==> flow/design.v <==
module lmfe_med49 (
	clk,
	RST,
	SEN,
	INS,
	DEL,
	MED
);
input  clk;
input  RST;
input  SEN;
input  [7:0] INS;
input  [7:0] DEL;
output [7:0] MED;
wire [7:0] out00, out01, out02, out03, out04, out05, out06, out07, out08, out09,
	out10, out11, out12, out13, out14, out15, out16, out17, out18, out19,
	out20, out21, out22, out23, out24, out25, out26, out27, out28, out29,
	out30, out31, out32, out33, out34, out35, out36, out37, out38, out39,
	out40, out41, out42, out43, out44, out45, out46, out47, out48;
wire [7:0] w_INS, w_DEL, w_min, w_max;
assign MED = out24;
assign w_INS = (SEN)? 255: INS;
assign w_DEL = (SEN)? 255: DEL;
assign w_min = 8'h00;
assign w_max = 8'hff;
COMPARE C00 (.clk(clk), .RST(RST), .INS(w_INS), .DEL(w_DEL), .PRE(w_min), .NXT(out01), .OUT(out00));
COMPARE C01 (.clk(clk), .RST(RST), .INS(w_INS), .DEL(w_DEL), .PRE(out00), .NXT(out02), .OUT(out01));
COMPARE C02 (.clk(clk), .RST(RST), .INS(w_INS), .DEL(w_DEL), .PRE(out01), .NXT(out03), .OUT(out02));
COMPARE C03 (.clk(clk), .RST(RST), .INS(w_INS), .DEL(w_DEL), .PRE(out02), .NXT(out04), .OUT(out03));
COMPARE C04 (.clk(clk), .RST(RST), .INS(w_INS), .DEL(w_DEL), .PRE(out03), .NXT(out05), .OUT(out04));
COMPARE C05 (.clk(clk), .RST(RST), .INS(w_INS), .DEL(w_DEL), .PRE(out04), .NXT(out06), .OUT(out05));
COMPARE C06 (.clk(clk), .RST(RST), .INS(w_INS), .DEL(w_DEL), .PRE(out05), .NXT(out07), .OUT(out06));
COMPARE C07 (.clk(clk), .RST(RST), .INS(w_INS), .DEL(w_DEL), .PRE(out06), .NXT(out08), .OUT(out07));
COMPARE C08 (.clk(clk), .RST(RST), .INS(w_INS), .DEL(w_DEL), .PRE(out07), .NXT(out09), .OUT(out08));
COMPARE C09 (.clk(clk), .RST(RST), .INS(w_INS), .DEL(w_DEL), .PRE(out08), .NXT(out10), .OUT(out09));
COMPARE C10 (.clk(clk), .RST(RST), .INS(w_INS), .DEL(w_DEL), .PRE(out09), .NXT(out11), .OUT(out10));
COMPARE C11 (.clk(clk), .RST(RST), .INS(w_INS), .DEL(w_DEL), .PRE(out10), .NXT(out12), .OUT(out11));
COMPARE C12 (.clk(clk), .RST(RST), .INS(w_INS), .DEL(w_DEL), .PRE(out11), .NXT(out13), .OUT(out12));
COMPARE C13 (.clk(clk), .RST(RST), .INS(w_INS), .DEL(w_DEL), .PRE(out12), .NXT(out14), .OUT(out13));
COMPARE C14 (.clk(clk), .RST(RST), .INS(w_INS), .DEL(w_DEL), .PRE(out13), .NXT(out15), .OUT(out14));
COMPARE C15 (.clk(clk), .RST(RST), .INS(w_INS), .DEL(w_DEL), .PRE(out14), .NXT(out16), .OUT(out15));
COMPARE C16 (.clk(clk), .RST(RST), .INS(w_INS), .DEL(w_DEL), .PRE(out15), .NXT(out17), .OUT(out16));
COMPARE C17 (.clk(clk), .RST(RST), .INS(w_INS), .DEL(w_DEL), .PRE(out16), .NXT(out18), .OUT(out17));
COMPARE C18 (.clk(clk), .RST(RST), .INS(w_INS), .DEL(w_DEL), .PRE(out17), .NXT(out19), .OUT(out18));
COMPARE C19 (.clk(clk), .RST(RST), .INS(w_INS), .DEL(w_DEL), .PRE(out18), .NXT(out20), .OUT(out19));
COMPARE C20 (.clk(clk), .RST(RST), .INS(w_INS), .DEL(w_DEL), .PRE(out19), .NXT(out21), .OUT(out20));
COMPARE C21 (.clk(clk), .RST(RST), .INS(w_INS), .DEL(w_DEL), .PRE(out20), .NXT(out22), .OUT(out21));
COMPARE C22 (.clk(clk), .RST(RST), .INS(w_INS), .DEL(w_DEL), .PRE(out21), .NXT(out23), .OUT(out22));
COMPARE C23 (.clk(clk), .RST(RST), .INS(w_INS), .DEL(w_DEL), .PRE(out22), .NXT(out24), .OUT(out23));
COMPARE C24 (.clk(clk), .RST(RST), .INS(w_INS), .DEL(w_DEL), .PRE(out23), .NXT(out25), .OUT(out24));
COMPARE C25 (.clk(clk), .RST(RST), .INS(w_INS), .DEL(w_DEL), .PRE(out24), .NXT(out26), .OUT(out25));
COMPARE C26 (.clk(clk), .RST(RST), .INS(w_INS), .DEL(w_DEL), .PRE(out25), .NXT(out27), .OUT(out26));
COMPARE C27 (.clk(clk), .RST(RST), .INS(w_INS), .DEL(w_DEL), .PRE(out26), .NXT(out28), .OUT(out27));
COMPARE C28 (.clk(clk), .RST(RST), .INS(w_INS), .DEL(w_DEL), .PRE(out27), .NXT(out29), .OUT(out28));
COMPARE C29 (.clk(clk), .RST(RST), .INS(w_INS), .DEL(w_DEL), .PRE(out28), .NXT(out30), .OUT(out29));
COMPARE C30 (.clk(clk), .RST(RST), .INS(w_INS), .DEL(w_DEL), .PRE(out29), .NXT(out31), .OUT(out30));
COMPARE C31 (.clk(clk), .RST(RST), .INS(w_INS), .DEL(w_DEL), .PRE(out30), .NXT(out32), .OUT(out31));
COMPARE C32 (.clk(clk), .RST(RST), .INS(w_INS), .DEL(w_DEL), .PRE(out31), .NXT(out33), .OUT(out32));
COMPARE C33 (.clk(clk), .RST(RST), .INS(w_INS), .DEL(w_DEL), .PRE(out32), .NXT(out34), .OUT(out33));
COMPARE C34 (.clk(clk), .RST(RST), .INS(w_INS), .DEL(w_DEL), .PRE(out33), .NXT(out35), .OUT(out34));
COMPARE C35 (.clk(clk), .RST(RST), .INS(w_INS), .DEL(w_DEL), .PRE(out34), .NXT(out36), .OUT(out35));
COMPARE C36 (.clk(clk), .RST(RST), .INS(w_INS), .DEL(w_DEL), .PRE(out35), .NXT(out37), .OUT(out36));
COMPARE C37 (.clk(clk), .RST(RST), .INS(w_INS), .DEL(w_DEL), .PRE(out36), .NXT(out38), .OUT(out37));
COMPARE C38 (.clk(clk), .RST(RST), .INS(w_INS), .DEL(w_DEL), .PRE(out37), .NXT(out39), .OUT(out38));
COMPARE C39 (.clk(clk), .RST(RST), .INS(w_INS), .DEL(w_DEL), .PRE(out38), .NXT(out40), .OUT(out39));
COMPARE C40 (.clk(clk), .RST(RST), .INS(w_INS), .DEL(w_DEL), .PRE(out39), .NXT(out41), .OUT(out40));
COMPARE C41 (.clk(clk), .RST(RST), .INS(w_INS), .DEL(w_DEL), .PRE(out40), .NXT(out42), .OUT(out41));
COMPARE C42 (.clk(clk), .RST(RST), .INS(w_INS), .DEL(w_DEL), .PRE(out41), .NXT(out43), .OUT(out42));
COMPARE C43 (.clk(clk), .RST(RST), .INS(w_INS), .DEL(w_DEL), .PRE(out42), .NXT(out44), .OUT(out43));
COMPARE C44 (.clk(clk), .RST(RST), .INS(w_INS), .DEL(w_DEL), .PRE(out43), .NXT(out45), .OUT(out44));
COMPARE C45 (.clk(clk), .RST(RST), .INS(w_INS), .DEL(w_DEL), .PRE(out44), .NXT(out46), .OUT(out45));
COMPARE C46 (.clk(clk), .RST(RST), .INS(w_INS), .DEL(w_DEL), .PRE(out45), .NXT(out47), .OUT(out46));
COMPARE C47 (.clk(clk), .RST(RST), .INS(w_INS), .DEL(w_DEL), .PRE(out46), .NXT(out48), .OUT(out47));
COMPARE C48 (.clk(clk), .RST(RST), .INS(w_INS), .DEL(w_DEL), .PRE(out47), .NXT(w_max), .OUT(out48));
endmodule
module COMPARE (clk, RST, INS, DEL, PRE, NXT, OUT);
input clk;
input RST;
input [7:0] INS;
input [7:0] DEL;
input [7:0] PRE;
input [7:0] NXT;
output reg [7:0] OUT;
reg [7:0] n_OUT;
always @ (posedge clk, posedge RST) begin
	if (RST) begin
		OUT <= 8'hff;
	end else begin
		OUT <= n_OUT;
	end
end
always @ * begin
	n_OUT = OUT;
	if (INS<DEL) begin
		if (OUT>INS && OUT<=DEL && PRE>INS) begin
			n_OUT = PRE;
		end else if (OUT>INS && OUT<=DEL && PRE<=INS) begin
			n_OUT = INS;
		end
	end else if (INS>DEL) begin
		if (OUT<INS && OUT>=DEL && NXT<INS) begin
			n_OUT = NXT;
		end else if (OUT<INS && OUT>=DEL && NXT>=INS) begin
			n_OUT = INS;
		end
	end
end
endmodule
From RTL to reports: lmfe_med49 --
Tool output for the design above, in the order of the flow. Lines are those of the file above, counted from 1. Operators: Yosys type, input widths -> output width; for muxes data width and select width s. Not given: n/a
Set-up: top module lmfe_med49, clock clk, standard-cell library sky130hd, library corner tt_025C_1v80

After elaboration --
Counts by Yosys on the flattened word-level netlist (proc, flatten, opt, wreduce; memories kept). Register bits leave out memories and registers merged into their read ports (data or address). Print and check cells are left out. Cells with the same type and inputs are merged into one.
Word-level totals: memory cells 0, memory bits (writable) 0, bits in read-only memories 0, output and inout bits 8, word width x clocked read ports 0, latch bits 0, register bits 392
Operators by class: reduce/logical cells 393, divide/modulo/power cells 0, add/sub/neg operators 0, multiply operators 0, magnitude comparators 298, muxes and demuxes 296, shift operators 0, equal/unequal tests 49, bitwise logic cells 0
Operators by type and width (number):
- $mux 8 | 296
- $ge 8x8->1 | 97
- $le 8x8->1 | 97
- $gt 8x8->1 | 50
- $lt 8x8->1 | 50
- $logic_and 1x1->1 | 294
- $ne 3x3->1 const B | 49
- $reduce_and 3->1 | 49
- $reduce_bool 3->1 | 49
- $gt 1x8->1 const A | 1
- $le 1x8->1 const A | 1
- $ge 8x8->1 const A | 1
- $lt 8x8->1 const A | 1
- $reduce_bool 2->1 | 1

Longest topological paths --
Longest topological path by Yosys (ltp), each cell counted once; first at word level (registers and memories cut), then after technology mapping (sequential cells cut; the memories' decode and read muxes count).
Depth: depth after elaboration 8, ABC_AREA 1, depth in mapped cells 24, gate-level depth less buffers 18

After synthesis --
Source: synth_stat.txt of the flow (Yosys; design flattened, memories mapped). It holds for the ABC_AREA given above (unset counts as 0); a run with the other value may have another netlist.
Cell types (number):
- sky130_fd_sc_hd__nand2_1 | 3634
- sky130_fd_sc_hd__dfstp_2 | 392
- sky130_fd_sc_hd__ha_1 | 594
- sky130_fd_sc_hd__nand3_1 | 993
- sky130_fd_sc_hd__inv_1 | 805
- sky130_fd_sc_hd__nand4_1 | 451
- sky130_fd_sc_hd__nor2_1 | 507
- sky130_fd_sc_hd__o21ai_0 | 169
- sky130_fd_sc_hd__o21bai_1 | 108
- sky130_fd_sc_hd__a21oi_1 | 156
- sky130_fd_sc_hd__clkbuf_1 | 156
- sky130_fd_sc_hd__buf_2 | 89
- sky130_fd_sc_hd__a21oi_2 | 41
- sky130_fd_sc_hd__nor3b_1 | 43
- sky130_fd_sc_hd__a211oi_1 | 39
- sky130_fd_sc_hd__nor3_1 | 40
- sky130_fd_sc_hd__o21ai_1 | 37
- sky130_fd_sc_hd__a21boi_1 | 23
Not listed: further types 24, cells in them 193.
Mapped netlist: sequential area 10299.9 µm², mapped cells 8470, mapped flip-flops 392, cell area after synthesis 50375.8 µm², buffers 301

Path before layout --
Source: OpenSTA report_checks on the synthesized netlist (no wires, ideal clock, input and output delay 20% of the period each), path of least setup slack; recovery checks are left aside. Register names are those of the netlist, which keeps one name where synthesis merged equal registers.
Path post-synthesis: path kind in2reg, start point input port SEN, end point register C09.OUT[3], external input delay 2060 ps, path delay 4472 ps, period 10300 ps, slack 3767 ps, setup time 60 ps, arrival time 6472 ps, stages 19, synthesis period reached 6533 ps
"path delay" is the arrival time less input delay plus setup time. "stages": output pins that drive a net of the path, with the launching flip-flop's if there is one; two outputs of one cell count as two. "synthesis period reached" is the clock period less the worst setup slack; recovery checks do not enter. This is arithmetic on one report: input and output delays are still those of the set period (20% each). Between the ends stands the longest chain of elaborated cells between them, by number of cells; it is not shown to be the way that was timed. Of several equally long chains one is given. A line is the first line of the expression or statement that the cell stems from. Yosys adds cells for indexed reads and writes and turns some case tables into memories.
Between the ends, post-synthesis: cells stage by stage sky130_fd_sc_hd__buf_6 sky130_fd_sc_hd__buf_2 sky130_fd_sc_hd__buf_2 sky130_fd_sc_hd__buf_2 sky130_fd_sc_hd__nor2_1 sky130_fd_sc_hd__ha_1 sky130_fd_sc_hd__inv_1 sky130_fd_sc_hd__o21bai_1 sky130_fd_sc_hd__o21bai_1 sky130_fd_sc_hd__nand2_1 sky130_fd_sc_hd__nand2_1 sky130_fd_sc_hd__inv_2 sky130_fd_sc_hd__buf_2 sky130_fd_sc_hd__buf_2 sky130_fd_sc_hd__buf_1 sky130_fd_sc_hd__nand3_1 sky130_fd_sc_hd__nand2_1 sky130_fd_sc_hd__nand2_1 sky130_fd_sc_hd__nand2_1, cells in the longest elaborated chain 8, elaborated cells on any way between the ends 28
RTL lines, path post-synthesis:
- start: declaration | line 11 | input  SEN;
- $mux 8 | line 22 | assign w_INS = (SEN)? 255: INS;
- $lt 8x8->1 | line 103 | end else if (OUT<INS && OUT>=DEL && NXT>=INS) begin
- $logic_and 1x1->1 (2 in a row) | line 103
- $mux 8 | line 103
- $mux 8 | line 101 | if (OUT<INS && OUT>=DEL && NXT<INS) begin
- $mux 8 | line 100 | end else if (INS>DEL) begin
- $mux 8 | line 94 | if (INS<DEL) begin
- end: assignment | line 87 | OUT <= 8'hff;
- end: assignment | line 89 | OUT <= n_OUT;
- end: declaration | line 83 | output reg [7:0] OUT;

Timing after layout --
Path of least setup slack in the final report of flow run A (OpenROAD, finished layout, wires in). Where an end is a register, its clock arrival counts in the times. The path's times are printed in steps of 10 ps; the period is the one set.
Path after layout: path kind in2reg, start point input port INS[4], end point register C38.OUT[0], stages 16, arrival time 6790 ps, setup time 70 ps, slack 1760 ps, external input delay 1600 ps, period 7980 ps
Between the ends stands the longest chain of elaborated cells between them, by number of cells; it is not shown to be the way that was timed. Of several equally long chains one is given.
Between the ends, after layout: cells stage by stage sky130_fd_sc_hd__clkdlybuf4s50_1 sky130_fd_sc_hd__nor2_4 sky130_fd_sc_hd__clkinv_1 sky130_fd_sc_hd__ha_1 sky130_fd_sc_hd__nand3_1 sky130_fd_sc_hd__inv_1 sky130_fd_sc_hd__nand2_1 sky130_fd_sc_hd__nand2_4 sky130_fd_sc_hd__inv_8 sky130_fd_sc_hd__nor2_4 sky130_fd_sc_hd__buf_4 sky130_fd_sc_hd__nand3_1 sky130_fd_sc_hd__nand2_1 sky130_fd_sc_hd__inv_1 sky130_fd_sc_hd__nand2_1 sky130_fd_sc_hd__nand2_1, cells in the longest elaborated chain 8, elaborated cells on any way between the ends 25
RTL lines, path after layout:
- start: declaration | line 12 | input  [7:0] INS;
- $mux 8 | line 22 | assign w_INS = (SEN)? 255: INS;
- $lt 8x8->1 | line 103 | end else if (OUT<INS && OUT>=DEL && NXT>=INS) begin
- $logic_and 1x1->1 (2 in a row) | line 103
- $mux 8 | line 103
- $mux 8 | line 101 | if (OUT<INS && OUT>=DEL && NXT<INS) begin
- $mux 8 | line 100 | end else if (INS>DEL) begin
- $mux 8 | line 94 | if (INS<DEL) begin
- end: assignment | line 87 | OUT <= 8'hff;
- end: assignment | line 89 | OUT <= n_OUT;
- end: declaration | line 83 | output reg [7:0] OUT;

Module lmfe_med49, platform sky130hd: 2 stored runs of the flow (Yosys, OpenROAD) with differing settings, in no particular order. Input and output delays are each 20% of the period that was set; the output load is 0.01 pF.
"achieved clock period": clock period set for the run, less the worst setup slack. It is reckoned from that one timing run; input and output delays stay at 20% of the period that was set.
"power consumption": no workload was simulated; the value follows from the tool's default switching activity.

[flow run A] flow files
==> flow/run.sh <==
#!/bin/bash
# the make line also repeats the synthesis and layout settings of config.mk as NAME=value (left out here)
make -C /OpenROAD-flow-scripts/flow DESIGN_CONFIG=/design/flow/config.mk WORK_HOME=/design/flow/orfs CLKGATE_MAP_FILE= finish
==> flow/config.mk <==
export PLATFORM = sky130hd
export DESIGN_NAME = lmfe_med49
export DESIGN_NICKNAME = lmfe_med49
export VERILOG_FILES = /design/flow/design.v
export SDC_FILE = /design/flow/constraint.sdc
export NUM_CORES = 4
export LEC_CHECK = 0
export ABC_AREA = 1
export CAP_MARGIN = 15
export CELL_PAD_IN_SITES_DETAIL_PLACEMENT = 0
export CELL_PAD_IN_SITES_GLOBAL_PLACEMENT = 0
export CORE_MARGIN = 8
export CORE_UTILIZATION = 18
export MAX_ROUTING_LAYER = met4
export SETUP_SLACK_MARGIN = 0.4
export SLEW_MARGIN = 20
==> flow/constraint.sdc <==
create_clock -name core_clock -period 7.98 [get_ports {clk}]
set_input_delay 1.5960 -clock core_clock [delete_from_list [all_inputs] [get_ports {clk}]]
set_output_delay 1.5960 -clock core_clock [all_outputs]
set_load 0.01 [all_outputs]

[flow run A] result: synthesized cell area 50375.8 µm²; die size 297052.0 µm²; utilization after layout 0.202; worst setup slack after layout 1763 ps; post-route setup TNS 0 ps; final worst hold slack 467 ps; power consumption 16984 uW; achieved clock period 6217 ps

[flow run B] flow files
==> flow/run.sh <==
#!/bin/bash
# the make line also repeats the synthesis and layout settings of config.mk as NAME=value (left out here)
make -C /OpenROAD-flow-scripts/flow DESIGN_CONFIG=/design/flow/config.mk WORK_HOME=/design/flow/orfs CLKGATE_MAP_FILE= finish
==> flow/config.mk <==
export PLATFORM = sky130hd
export DESIGN_NAME = lmfe_med49
export DESIGN_NICKNAME = lmfe_med49
export VERILOG_FILES = /design/flow/design.v
export SDC_FILE = /design/flow/constraint.sdc
export NUM_CORES = 4
export LEC_CHECK = 0
export ABC_AREA = 1
export CAP_MARGIN = 20
export CELL_PAD_IN_SITES_GLOBAL_PLACEMENT = 2
export CORE_ASPECT_RATIO = 0.86
export CORE_MARGIN = 10
export CORE_UTILIZATION = 23
export CTS_CLUSTER_SIZE = 81
export MIN_ROUTING_LAYER = met1
export PLACE_DENSITY_LB_ADDON = 0.01
export SETUP_SLACK_MARGIN = 0.95
export SLEW_MARGIN = 20
==> flow/constraint.sdc <==
create_clock -name core_clock -period 5.65 [get_ports {clk}]
set_input_delay 1.1300 -clock core_clock [delete_from_list [all_inputs] [get_ports {clk}]]
set_output_delay 1.1300 -clock core_clock [all_outputs]
set_load 0.01 [all_outputs]

[flow run B] result: synthesized cell area 50375.8 µm²; die size 238198.0 µm²; utilization after layout 0.263; worst setup slack after layout 1268 ps; post-route setup TNS 0 ps; final worst hold slack 464 ps; power consumption 26419 uW; achieved clock period 4382 ps
